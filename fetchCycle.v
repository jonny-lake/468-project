==> flow/design.v <==
module fetch(clk, reset, PCout, rw,firstFetch);
input clk, reset, rw;
output reg [15:0] PCout;
output reg firstFetch;
always@(negedge clk)
if(reset) 
begin
firstFetch <= 1'b1;
PCout <= 0;
end
else if(~reset)
begin
if(rw === 1'bz || rw === 1'bx) 
begin
firstFetch <= 1'b1;
PCout <= PCout + 1;
end
else
begin
firstFetch <= 1'b0;
PCout <= PCout + 1;
end
end
endmodule
* Tool chain data of fetch *
What the tools print for fetch, step after step.
Line numbers count from 1 in the design file above.
The mark -- stands for no value.

design
  design top = fetch
  clock = clk
  standard-cell library = sky130hd
  library corner = tt_025C_1v80

* After elaboration *
Yosys after proc, flatten, opt, wreduce and memory -nomap, before mapping. Enables and synchronous resets that opt folds into registers are not counted as muxes. Memory bits, and registers merged into a memory's read port (data or address), are not among the register bits. Print and check cells are not counted. Equal cells are merged and count once.

storage and ports
  bits in registers = 17
  bits in latches = 0
  memory bits (writable) = 0
  ROM bits = 0
  clocked read ports x word width = 0
  memories kept = 0
  output and inout port bits = 17
  elaborated cells = 7

cells by class
  $add $sub $neg = 1
  multiply operators = 0
  divide/modulo/power cells = 0
  order comparisons = 0
  equality and inequality tests = 2
  shift-type cells = 0
  muxes and demuxes = 1
  bitwise operators = 0
  reduce/logical cells = 1

operator list
  cell                                                      count
  16-bit by 1-bit adder with 16-bit output with constant B  1
  1-bit case equality test with constant B                  2
  1-bit logical OR                                          1
  1-bit two-way mux                                         1

* Longest topological paths *
Yosys ltp: most cells in a row. Word level: on the elaborated netlist, between registers, memories and ports. Mapped: between sequential cells and ports; inverters and the memories' decode and read muxes count.

depth
  word-level depth = 3
  ABC_AREA = 0
  mapped depth = 5
  mapped depth without buffers = 5

* Synthesis result *
The flow's flattened synthesis, as Yosys stat reports it; memories are mapped. The netlist is that of the ABC_AREA named above (0 if unset); the other value can give another one.
The area totals of this step are shown rounded.

cells by type
  type                      count  total area (um^2)
  sky130_fd_sc_hd__dfxtp_1  16     320.307
  sky130_fd_sc_hd__xnor2_1  9      78.826
  sky130_fd_sc_hd__nor2_1   14     52.55
  sky130_fd_sc_hd__nor4_2   3      37.536
  sky130_fd_sc_hd__nand3_1  7      35.034
  sky130_fd_sc_hd__nor3_1   5      25.024
  sky130_fd_sc_hd__inv_1    6      22.522
  sky130_fd_sc_hd__nand4_4  1      21.27
  sky130_fd_sc_hd__xor2_1   2      17.517
  sky130_fd_sc_hd__a21oi_1  3      15.014
  sky130_fd_sc_hd__nand2_1  4      15.014
  sky130_fd_sc_hd__ha_1     1      12.512
  sky130_fd_sc_hd__nand4_1  2      12.512
  sky130_fd_sc_hd__or3_1    2      12.512
  sky130_fd_sc_hd__o21ai_0  2      10.01
  sky130_fd_sc_hd__a21o_1   1      7.507
  sky130_fd_sc_hd__buf_4    1      7.507
  sky130_fd_sc_hd__nor2b_1  1      6.256

Not listed: further types 2, cells in them 2.

mapped netlist
  standard cells after synthesis = 82
  cell area after synthesis = 720 um^2
  flip-flops = 16
  buffer cells = 2

Hand-over note for fetch

Record of 2 stored runs of the RTL-to-layout flow on fetch, platform sky130hd. The runs are unordered. Constraints: input delay and output delay 20% of the set period each, output load 0.01 pF.
Measured values are rounded.
Among the settings, . means not set for that run.
Results: . = not shown.

setting or result                          flow run A  flow run B
period_ns                                  2.73        1.54
CORE_UTILIZATION                           55          28
SETUP_SLACK_MARGIN                         0.41        -0.08
PLACE_DENSITY                              0.51        .
CELL_PAD_IN_SITES_DETAIL_PLACEMENT         0           .
ABC_AREA                                   0           1
GPL_ROUTABILITY_DRIVEN                     1           .
CTS_CLUSTER_SIZE                           21          65
CTS_CLUSTER_DIAMETER                       211         .
CAP_MARGIN                                 15          20
SLEW_MARGIN                                10          20
CORE_MARGIN                                2           2
PLACE_DENSITY_LB_ADDON                     .           0.25
CORE_ASPECT_RATIO                          .           0.61
CELL_PAD_IN_SITES_GLOBAL_PLACEMENT         .           2
total negative setup slack (ns)            .           -4.6
worst hold slack in the final report (ns)  .           0.52
utilization after routing                  .           0.47
worst setup slack after layout (ns)        .           -0.31
area inside the die boundary (um^2)        .           3300
synthesized cell area (um^2)               .           800

Flow run A: did not finish, routing stopped with DPL-0033

End of note.
